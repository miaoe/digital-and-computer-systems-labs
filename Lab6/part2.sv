==> flow/design.v <==
module part2(
    input logic Clock,
    input logic Reset,
    input logic Go,
    input logic [7:0] DataIn,
    output logic [7:0] DataResult,
    output logic ResultValid
);
    logic ld_a, ld_b, ld_r;
    logic ld_alu_out;
    logic alu_select_a, alu_select_b;
    logic alu_op;
    control C0(
        .clk(Clock),
        .reset(Reset),
        .go(Go),
        .ld_alu_out(ld_alu_out),
        .ld_a(ld_a),
        .ld_b(ld_b),
        .ld_r(ld_r),
        .alu_select_a(alu_select_a),
        .alu_select_b(alu_select_b),
        .alu_op(alu_op),
        .result_valid(ResultValid)
    );
    datapath D0(
        .clk(Clock),
        .reset(Reset),
        .ld_alu_out(ld_alu_out),
        .ld_a(ld_a),
        .ld_b(ld_b),
        .ld_r(ld_r),
        .alu_select_a(alu_select_a),
        .alu_select_b(alu_select_b),
        .alu_op(alu_op),
        .data_in(DataIn),
        .data_result(DataResult)
    );
 endmodule
module control(
    input logic clk,
    input logic reset,
    input logic go,
    output logic ld_a, ld_b, ld_r,
    output logic ld_alu_out,
    output logic alu_select_a, alu_select_b,
    output logic alu_op,
    output logic result_valid
    );
    typedef enum logic [2:0]  { S_LOAD_A_RST    = 'd0,
                                S_LOAD_A        = 'd1,
                                S_LOAD_A_WAIT   = 'd2,
                                S_LOAD_B        = 'd3,
                                S_LOAD_B_WAIT   = 'd4,
                                S_CYCLE_0       = 'd5,
                                S_CYCLE_1       = 'd6} statetype;
    statetype current_state, next_state;                            
    always_comb begin
        case (current_state)
            S_LOAD_A_RST: next_state = go ? S_LOAD_A_WAIT : S_LOAD_A_RST;  
            S_LOAD_A: next_state = go ? S_LOAD_A_WAIT : S_LOAD_A;  
            S_LOAD_A_WAIT: next_state = go ? S_LOAD_A_WAIT : S_LOAD_B; 
            S_LOAD_B: next_state = go ? S_LOAD_B_WAIT : S_LOAD_B; 
            S_LOAD_B_WAIT: next_state = go ? S_LOAD_B_WAIT : S_CYCLE_0; 
            S_CYCLE_0: next_state = S_CYCLE_1;
            S_CYCLE_1: next_state = S_LOAD_A;  
            default:   next_state = S_LOAD_A_RST;
        endcase
    end  
    always_comb begin
        ld_alu_out = 1'b0;
        ld_a = 1'b0;
        ld_b = 1'b0;
        ld_r = 1'b0;
        alu_select_a = 1'b0;
        alu_select_b = 1'b0;
        alu_op       = 1'b0;
        result_valid = 1'b0;
        case (current_state)
            S_LOAD_A_RST: begin
                ld_a = 1'b1;
                end
            S_LOAD_A: begin
                ld_a = 1'b1;
                result_valid = 1'b1;
                end
            S_LOAD_B: begin
                ld_b = 1'b1;
                end
            S_CYCLE_0: begin  
                ld_alu_out = 1'b1; 
                ld_a = 1'b1;  
                alu_select_a = 1'b0;  
                alu_select_b = 1'b0;  
                alu_op = 1'b1;  
            end
            S_CYCLE_1: begin
                ld_r = 1'b1;  
                alu_select_a = 1'b0;  
                alu_select_b = 1'b1;  
                alu_op = 1'b0;  
            end
        endcase
    end  
    always_ff@(posedge clk) begin
        if(reset)
            current_state <= S_LOAD_A_RST;
        else
            current_state <= next_state;
    end  
endmodule
module datapath(
    input logic clk,
    input logic reset,
    input logic [7:0] data_in,
    input logic ld_alu_out,
    input logic ld_a, ld_b,
    input logic ld_r,
    input logic alu_op,
    input logic alu_select_a, alu_select_b,
    output logic [7:0] data_result
    );
    logic [7:0] a, b;
    logic [7:0] alu_out;
    logic [7:0] alu_a, alu_b;
    always_ff @(posedge clk) begin
        if(reset) begin
            a <= 8'b0;
            b <= 8'b0;
        end
        else begin
            if(ld_a) a <= ld_alu_out ? alu_out : data_in;  
            if(ld_b) b <= ld_alu_out ? alu_out : data_in; 
        end
    end
    always@(posedge clk) begin
        if(reset) begin
            data_result <= 8'b0;
        end
        else
            if(ld_r)
                data_result <= alu_out;
    end
    always_comb begin
        case (alu_select_a)
            1'd0: alu_a = a;
            1'd1: alu_a = b;
            default: alu_a = 8'b0;
        endcase
        case (alu_select_b)
            1'd0: alu_b = a;
            1'd1: alu_b = b;
            default: alu_b = 8'b0;
        endcase
    end
    always_comb begin : ALU
        case (alu_op)
            0: alu_out = alu_a + alu_b;  
            1: alu_out = alu_a * alu_b;  
            default: alu_out = 8'b0;
        endcase
    end
endmodule
== Reports on part2 ==
Tool output for the design above, in the order of the flow.
Line numbers count from 1 in the design file above.
Library cell names are shortened.
The mark -- stands for no value.
Set-up
  design top: part2
  clock port: Clock
  cell library: sky130hd
  corner: tt_025C_1v80

== After elaboration ==
Counts by Yosys on the flattened word-level netlist (proc, flatten, opt, wreduce; memories kept). Register bits leave out memories and registers merged into their read ports (data or address). Print and check cells are left out.
Storage and ports
  bits in registers: 27
  input port bits: 11
  output and inout bits: 9
  cells after elaboration: 30
Operators by class
  $add $sub $neg: 1
  multiply operators: 1
  equality and inequality tests: 6
  mux-type cells: 14
  bitwise operators: 2
  reduce/logical cells: 2
Operators by type and width (count)
  multiplier 8 x 8 -> 8 bit: 1
  parallel mux 8 bit (select 2 bit): 2
  parallel mux 3 bit (select 7 bit): 1
  == test 3 bit with constant B: 3
  adder 8 bit: 1
  2-to-1 mux 8 bit: 1
  2-to-1 mux 1 bit: 7
  == test 3 x 2 -> 1 bit with constant B: 2
  2-to-1 mux 2 bit: 2
  == test 3 x 1 -> 1 bit with constant B: 1
  logical NOT 3 bit: 1
  OR reduction 3 bit: 1
  2-to-1 mux 3 bit: 1
  inverter 1 bit: 2

== Depth ==
Depth = most cells in a row (Yosys ltp): at word level without a register or memory, in the mapped netlist without a sequential cell, where the memories' decode and read muxes count.
Logic depth
  depth in word-level cells: 7
  ABC_AREA: 0
  mapped depth: 18
  gate-level depth less buffers: 17

== Synthesis result ==
Source: synth_stat.txt of the flow (Yosys; design flattened, memories mapped). It holds for the ABC_AREA given above (unset counts as 0); a run with the other value may have another netlist.
Cell types
  dfxtp_1: count 31, total area 620.595 µm²
  ha_1: count 23, total area 287.776 µm²
  fa_1: count 13, total area 260.25 µm²
  nand2_1: count 37, total area 138.883 µm²
  inv_1: count 35, total area 131.376 µm²
  a311oi_1: count 10, total area 87.584 µm²
  nor2_1: count 23, total area 86.333 µm²
  mux2i_1: count 7, total area 70.067 µm²
  xnor2_1: count 8, total area 70.067 µm²
  nor2b_1: count 10, total area 62.56 µm²
  xor2_1: count 7, total area 61.309 µm²
  mux2_2: count 5, total area 56.304 µm²
  and2_1: count 8, total area 50.048 µm²
  xnor3_1: count 2, total area 45.043 µm²
  a21oi_1: count 8, total area 40.038 µm²
  o21ai_0: count 8, total area 40.038 µm²
  a211oi_1: count 5, total area 37.536 µm²
  nor3_1: count 6, total area 30.029 µm²
Not listed: further types 25, cells in them 44.
Synthesis totals
  cell count: 290
  mapped area: 2481.1 µm²
  sequential part of the area: 620.6 µm²
  mapped flip-flops: 31
  buffer cells: 11
By module: a second synthesis without flattening, with its own total; a netlist apart from the flattened one above.
Unflattened totals
  cells (unflattened synthesis): 314
  area total of the unflattened synthesis: 2657.5 µm²
Each row is one instance without its submodules.
Modules
  datapath: times used 1, cells 288, area 2413.6 µm², sequential area 480.5 µm²
  control: times used 1, cells 26, area 244.0 µm², sequential area 140.1 µm²
  part2: times used 1, cells 0, area 0.0 µm², sequential area 0.0 µm²

== Worst setup path after synthesis ==
Source: OpenSTA report_checks on the synthesized netlist (no wires, ideal clock, input and output delay 20% of the period each), path of least setup slack; recovery checks are left aside. Register names are those of the netlist, which keeps one name where synthesis merged equal registers.
Timing path post-synthesis
  path type: register to register
  start point: register C0.current_state
  end point: register D0.b[7]
  clock period: 8.32 ns
  setup time: 0.084 ns
  launch time at the first pin: 0.000 ns
  arrival time: 4.200 ns
  required time: 8.236 ns
  slack: 4.036 ns
  delay of the path: 4.284 ns
  driving pins on the path: 17
  path buffers: 2
  synthesis period reached: 4.284 ns
"delay of the path" is the arrival time less input delay plus setup time.
"driving pins on the path": output pins that drive a net of the path, with the launching flip-flop's if there is one; two outputs of one cell count as two.
"synthesis period reached" is the clock period less the worst setup slack; recovery checks do not enter. This is arithmetic on one report: input and output delays are still those of the set period (20% each).
An end named without its bit number is one bit of that signal or, where synthesis recoded a state register, one of its new flip-flops.
Between the ends stands the longest chain of elaborated cells between them, by number of cells; it is not shown to be the way that was timed. Of several equally long chains one is given.
A line is the first line of the expression or statement that the cell stems from. Yosys adds cells for indexed reads and writes and turns some case tables into memories.
On the way, post-synthesis
  cell sequence: dfxtp_1 -> buf_6 -> clkbuf_1 -> mux2_2 -> nand2_1 -> fa_1 -> fa_1 -> inv_1 -> fa_1 -> inv_1 -> fa_1 -> inv_1 -> ha_1 -> a21oi_1 -> xor2_1 -> xnor3_1 -> o31ai_2
  length of the longest elaborated chain: 7
  elaborated cells between the ends (all ways): 13
  classes of those cells: add/sub (1); mul (1); eq/ne (3); mux (6); logic (2)
Ends and longest elaborated chain, post-synthesis
  start, declared: line 57  | statetype current_state, next_state;
  start, assigned: line 107  | current_state <= S_LOAD_A_RST;
  start, assigned: line 109  | current_state <= next_state;
  == test 3 bit: line 79  | case (current_state)
  2-to-1 mux 1 bit: line 79
  inverter 1 bit: line 150  | case (alu_select_b)
  parallel mux 8 bit (select 2 bit): line 150
  multiplier 8 x 8 -> 8 bit: line 159  | 1: alu_out = alu_a * alu_b;
  parallel mux 8 bit (select 2 bit): line 157  | case (alu_op)
  2-to-1 mux 8 bit: line 133  | if(ld_b) b <= ld_alu_out ? alu_out : data_in;
  end, assigned: line 129  | b <= 8'b0;
  end, assigned: line 133
  end, declared: line 123  | logic [7:0] a, b;

== Timing after layout ==
Path of least setup slack in the final report of entry A (OpenROAD, finished layout, wires in). Where an end is a register, its clock arrival counts in the times.
Timing path after layout
  path type: register to register
  start point: register C0.current_state
  end point: register D0.a[7]
  clock period: 7.17 ns
  setup time: 0.08 ns
  launch time at the first pin: 0.28 ns
  arrival time: 5.21 ns
  required time: 7.38 ns
  slack: 2.17 ns
  driving pins on the path: 16
  path buffers: 0
An end named without its bit number is one bit of that signal or, where synthesis recoded a state register, one of its new flip-flops.
Between the ends stands the longest chain of elaborated cells between them, by number of cells; it is not shown to be the way that was timed. Of several equally long chains one is given.
On the way, after layout
  cell sequence: dfxtp_1 -> mux2_2 -> ha_1 -> inv_1 -> fa_1 -> inv_1 -> ha_1 -> fa_1 -> inv_1 -> fa_1 -> inv_1 -> ha_1 -> a21oi_1 -> xor2_1 -> xnor3_1 -> a211oi_2
  length of the longest elaborated chain: 7
  elaborated cells between the ends (all ways): 15
  classes of those cells: add/sub (1); mul (1); eq/ne (3); mux (6); logic (2); reduce/logical (2)
Ends and longest elaborated chain, after layout
  start, declared: line 57  | statetype current_state, next_state;
  start, assigned: line 107  | current_state <= S_LOAD_A_RST;
  start, assigned: line 109  | current_state <= next_state;
  == test 3 bit: line 79  | case (current_state)
  2-to-1 mux 1 bit: line 79
  inverter 1 bit: line 150  | case (alu_select_b)
  parallel mux 8 bit (select 2 bit): line 150
  multiplier 8 x 8 -> 8 bit: line 159  | 1: alu_out = alu_a * alu_b;
  parallel mux 8 bit (select 2 bit): line 157  | case (alu_op)
  2-to-1 mux 8 bit: line 132  | if(ld_a) a <= ld_alu_out ? alu_out : data_in;
  end, assigned: line 128  | a <= 8'b0;
  end, assigned: line 132
  end, declared: line 123  | logic [7:0] a, b;

Settings and measured results of 2 stored flow runs for module part2 (sky130hd), not sorted in any way. The constraints put input and output delay at 20% of the set period each and load the outputs with 0.01 pF.
"achieved clock period" means the clock period less the worst setup slack. The figure is calculated, with input and output delays left at 20% of the set period.
"worst setup path time" = time allowed to the worst setup path (clock period - input delay - output delay, where it has them) - its slack; a late launch clock adds to it, a late capture clock takes from it.
"power" is the tool's figure for a default switching activity; nothing was simulated.
[entry A] settings: period_ns=7.17, CORE_UTILIZATION=61, HOLD_SLACK_MARGIN=0.06, CELL_PAD_IN_SITES_GLOBAL_PLACEMENT=0, TNS_END_PERCENT=75, CTS_CLUSTER_SIZE=12, CTS_CLUSTER_DIAMETER=97, MIN_ROUTING_LAYER=met1, CAP_MARGIN=20, CORE_MARGIN=2, SLEW_MARGIN=20
[entry A] result: chip area after synthesis (Yosys) 2481.1 µm², die area 4593.4 µm², standard-cell area of the final layout 2777.7 µm², utilization 70.5%, worst setup slack after layout 2.172 ns, total negative slack 0.000 ns, worst hold slack 0.475 ns, power 0.0004099 W, achieved clock period 4.998 ns, worst setup path time 5.00 ns, worst setup path kind register to register
[entry B] settings: period_ns=2.65, CORE_UTILIZATION=72, PLACE_DENSITY_LB_ADDON=0.24, CORE_ASPECT_RATIO=1.31, CORE_MARGIN=8, CELL_PAD_IN_SITES_DETAIL_PLACEMENT=1, ABC_AREA=1, GPL_ROUTABILITY_DRIVEN=0, SLEW_MARGIN=5, MAX_ROUTING_LAYER=met4, CAP_MARGIN=20
[entry B] result: did not finish, placement stopped with DPL-0033
