==> flow/design.v <==
module part3 #(parameter CLOCK_FREQUENCY = 500) (input logic ClockIn, Reset, Start, input logic [2:0] Letter, output logic DotDashOut, NewBitOut);
	logic [11:0] code;
	always_ff@(posedge ClockIn)
	begin
		if(Reset) code = 12'b000000000000;
		else if(Start) begin
			case(Letter)
			0 : code = 12'b101110000000;
			1 : code = 12'b111010101000;
			2 : code = 12'b111010111010;
			3 : code = 12'b111010100000;
			4 : code = 12'b100000000000;
			5 : code = 12'b101011101000;
			6 : code = 12'b111011101000;
			7 : code = 12'b101010100000;
			endcase
		end
	end
	RateDivider #(CLOCK_FREQUENCY) rate(ClockIn, Start, Reset, NewBitOut);
	encode_morse test(code, ClockIn, NewBitOut, Reset, DotDashOut);
endmodule
module RateDivider #(parameter CLOCK_FREQUENCY = 500) (input logic ClockIn, Start, Reset, output logic Enable);
	logic [$clog2(CLOCK_FREQUENCY)-1:0] count;
	logic started;
	always_ff@(posedge ClockIn)
	begin
		if(Reset) begin
			count <= 1'b1;
			started <= 0;
		end
		else if(Start && started == 0) begin 
			count <= CLOCK_FREQUENCY / 2 - 1;
			started = 1;
		end
		else if(started) begin
			if(count > 0)
				count <= count - 1;
			else
				count <= CLOCK_FREQUENCY / 2 - 1;
		end
	end
	assign Enable = (count == 0 && started)? 1:0;
endmodule
module encode_morse(input logic [11:0] code, input logic clk, enable, Reset, output logic DotDashOut);
	logic [3:0] ind;
	always_ff@(posedge clk)
	begin
		if(Reset) begin
			ind <= 11;
			DotDashOut <= 0;
		end
	end
	always_ff@(posedge enable)
	begin
		DotDashOut <= code[ind];
		if(ind == 0)
			ind <= 11;
		else
			ind <= ind - 1;
	end
endmodule
## Tool chain data of part3

What the tools print for part3, step after step.
Lines are those of the file above, counted from 1.
Operators carry their Yosys type and port widths (W data, S select, Z words).
Library cell names are shortened.
A cell with -- has no value.

| design | value |
|---|---|
| design top | part3 |
| clock | ClockIn |
| standard-cell library | sky130hd |
| corner | tt_025C_1v80 |

## After elaboration

Yosys after proc, flatten, opt, wreduce and memory -nomap, before mapping. Memory bits, and registers merged into a memory's read port (data or address), are not among the register bits. Print and check cells are not counted. Equal cells are merged and count once.

| bit counts | value |
|---|---|
| register bits | 10 |
| output and inout port bits | 2 |
| elaborated cells | 15 |

| cells by class | value |
|---|---|
| $add $sub $neg | 1 |
| magnitude comparators | 1 |
| muxes and demuxes | 4 |
| bitwise operators | 1 |
| reduce/logical cells | 5 |

Operators with widths:

| operator | count |
|---|---|
| $mux W8 | 2 |
| $sub A9 B1 Y9 const B | 1 |
| $gt A9 B1 Y1 const B | 1 |
| $logic_not A9 Y1 | 1 |
| $mux W9 | 1 |
| $logic_and A1 B1 Y1 | 2 |
| $reduce_bool A2 Y1 | 1 |
| $reduce_or A2 Y1 | 1 |
| $not A1 Y1 | 1 |
| $mux W1 | 1 |

## Depth

Yosys ltp: most cells in a row. Word level: on the elaborated netlist, between registers, memories and ports. Mapped: between sequential cells and ports; inverters and the memories' decode and read muxes count.

| logic depth | value |
|---|---|
| word-level depth | 4 |
| ABC_AREA | 0 |
| depth in mapped cells | 5 |

## Netlist

Yosys stat after the flow's synthesis: flattened, memories mapped to cells. It holds for the ABC_AREA given above (unset counts as 0); a run with the other value may have another netlist.

Cell types:

| cell | count | area in all (um^2) |
|---|---|---|
| dfxtp_1 | 10 | 200.192 |
| a31oi_1 | 5 | 31.28 |
| or3_1 | 4 | 25.024 |
| nor3_1 | 4 | 20.019 |
| nor4b_1 | 2 | 17.517 |
| buf_4 | 2 | 15.014 |
| o31ai_1 | 2 | 15.014 |
| or4_1 | 2 | 15.014 |
| ha_1 | 1 | 12.512 |
| nand2b_1 | 2 | 12.512 |
| buf_6 | 1 | 11.261 |
| inv_1 | 3 | 11.261 |
| o21bai_2 | 1 | 11.261 |
| or4_4 | 1 | 11.261 |
| a21oi_1 | 2 | 10.01 |
| o21ai_0 | 2 | 10.01 |
| or4b_1 | 1 | 10.01 |
| a2111oi_0 | 1 | 8.758 |

Not listed: further types 10, cells in them 11.

| synthesis totals | value |
|---|---|
| cell count | 57 |
| synthesis area | 516.7 um^2 |
| flip-flop cells | 10 |

By module: a second synthesis without flattening, with its own total; a netlist apart from the flattened one above.

| second synthesis, totals | value |
|---|---|
| cells (unflattened synthesis) | 94 |
| area total of the unflattened synthesis | 884.6 um^2 |

Each row is one instance without its submodules.

Modules:

| module | times used | cells | area (um^2) | seq. area (um^2) |
|---|---|---|---|---|
| RateDivider (CLOCK_FREQUENCY=500) | 1 | 55 | 505.5 | 200.2 |
| part3 | 1 | 37 | 367.9 | 160.2 |
| encode_morse | 1 | 2 | 11.3 | 0.0 |

## Worst setup path after synthesis

OpenSTA on the mapped netlist: ideal clock, no wires. The path of least setup slack (recovery checks aside). Input and output delay are each 20% of the period. Register names are those of the netlist, which keeps one name where synthesis merged equal registers.

| timing post-synthesis | value |
|---|---|
| kind | register to output |
| from | register rate.count[0] |
| to | output port NewBitOut |
| period | 2.41 ns |
| launch time at the first pin | 0.000 ns |
| arrival | 1.202 ns |
| setup slack | 0.726 ns |
| path delay | 1.202 ns |
| driving pins on the path | 5 |
| buffers on the path | 0 |
| synthesis period reached | 1.684 ns |

"path delay" is the arrival time less input delay plus setup time.
At an output port there is no setup time.
"driving pins on the path": output pins that drive a net of the path, with the launching flip-flop's if there is one; two outputs of one cell count as two.
"synthesis period reached" is the clock period less the worst setup slack; recovery checks do not enter. This is arithmetic on one report: input and output delays are still those of the set period (20% each).
Between the ends stands the longest chain of elaborated cells between them, by number of cells; it is not shown to be the way that was timed. Of several equally long chains one is given.
A line is the first line of the expression or statement that the cell stems from. Yosys adds cells for indexed reads and writes and turns some case tables into memories.
At most two assigning lines are given for a register; there are more.

| between the ends, post-synthesis | value |
|---|---|
| path through | dfxtp_1 -> inv_1 -> ha_1 -> nor4b_1 -> and3_1 |
| cells in the longest elaborated chain | 3 |
| elaborated cells between the ends (all ways) | 3 |
| source lines of those cells | 1 |
| those cells by class | 1 x mux; 2 x reduce/logical |

RTL lines, path post-synthesis:

| what | RTL line | RTL |
|---|---|---|
| start, declared | 23 | `logic [$clog2(CLOCK_FREQUENCY)-1:0] count;` |
| start, assigned | 32 | `count <= CLOCK_FREQUENCY / 2 - 1;` |
| start, assigned | 37 | `count <= count - 1;` |
| $logic_not A9 Y1 | 42 | `assign Enable = (count == 0 && started)? 1:0;` |
| $logic_and A1 B1 Y1 | 42 |  |
| $mux W1 | 42 |  |
| end, declared | 1 | `module part3 #(parameter CLOCK_FREQUENCY = 500) (input logic ClockIn, Reset, Start, input logic [2:0] Letter, ...` |

## Timing after layout

Path of least setup slack in the final report of flow run B (OpenROAD, finished layout, wires in). Where an end is a register, its clock arrival counts in the times.

| timing post-layout | value |
|---|---|
| kind | register to register |
| from | register rate.count[0] |
| to | register rate.count[6] |
| period | 1.32 ns |
| launch time at the first pin | 0.28 ns |
| arrival | 1.87 ns |
| setup slack | -0.35 ns |
| driving pins on the path | 7 |
| buffers on the path | 1 |

Between the ends stands the longest chain of elaborated cells between them, by number of cells; it is not shown to be the way that was timed. Of several equally long chains one is given.
At most two assigning lines are given for a register; there are more.

| between the ends, post-layout | value |
|---|---|
| path through | dfxtp_2 -> inv_2 -> ha_4 -> buf_6 -> or4b_4 -> or3_4 -> a311oi_2 |
| cells in the longest elaborated chain | 4 |
| elaborated cells between the ends (all ways) | 5 |
| source lines of those cells | 4 |
| those cells by class | 1 x add/sub; 1 x compare; 3 x mux |

RTL lines, path post-layout:

| what | RTL line | RTL |
|---|---|---|
| start, declared | 23 | `logic [$clog2(CLOCK_FREQUENCY)-1:0] count;` |
| start, assigned | 32 | `count <= CLOCK_FREQUENCY / 2 - 1;` |
| start, assigned | 37 | `count <= count - 1;` |
| $sub A9 B1 Y9 | 37 |  |
| $mux W9 | 36 | `if(count > 0)` |
| $mux W8 | 35 | `else if(started) begin` |
| $mux W8 | 31 | `else if(Start && started == 0) begin` |
| end, assigned | 32 |  |
| end, assigned | 37 |  |
| end, declared | 23 |  |

Hand-over note for part3

Measured data: module part3, platform sky130hd, 2 stored runs of the flow under differing settings, order arbitrary. Input and output delays are each 20% of the period that was set; the output load is 0.01 pF.
"clock period achieved" means the clock period less the worst setup slack. The figure is calculated, with input and output delays left at 20% of the set period.
"time used up by the worst setup path" means the part of the period allowed to the worst setup path (the constraints hold back 20% at inputs and 20% at outputs) less its slack; where the path has registers, the arrival times of their clocks count too.

#### Flow run A

| setting | value |
|---|---|
| period_ns | `1.89` |
| CORE_UTILIZATION | `57` |
| CAP_MARGIN | `20` |
| CORE_MARGIN | `2` |
| SLEW_MARGIN | `20` |

No final report: floorplanning broke off with PDN-0185.

#### Flow run B

| setting | value |
|---|---|
| period_ns | `1.32` |
| CORE_UTILIZATION | `16` |
| SETUP_SLACK_MARGIN | `0.32` |
| CELL_PAD_IN_SITES_DETAIL_PLACEMENT | `1` |
| GPL_TIMING_DRIVEN | `1` |
| CTS_CLUSTER_DIAMETER | `278` |
| CAP_MARGIN | `0` |
| SLEW_MARGIN | `5` |
| MAX_ROUTING_LAYER | `met4` |
| CORE_MARGIN | `2` |

| result | value |
|---|---|
| chip area in the Yosys report | 516.7 um^2 |
| setup slack of the worst path | -0.354 ns |
| area inside the die boundary | 3700.3 um^2 |
| standard-cell area after routing | 982.2 um^2 |
| setup TNS | -1.549 ns |
| time used up by the worst setup path | 1.67 ns |
| critical path type | register to register |
| post-route worst hold slack | 0.535 ns |
| clock period achieved | 1.674 ns |

End of note.
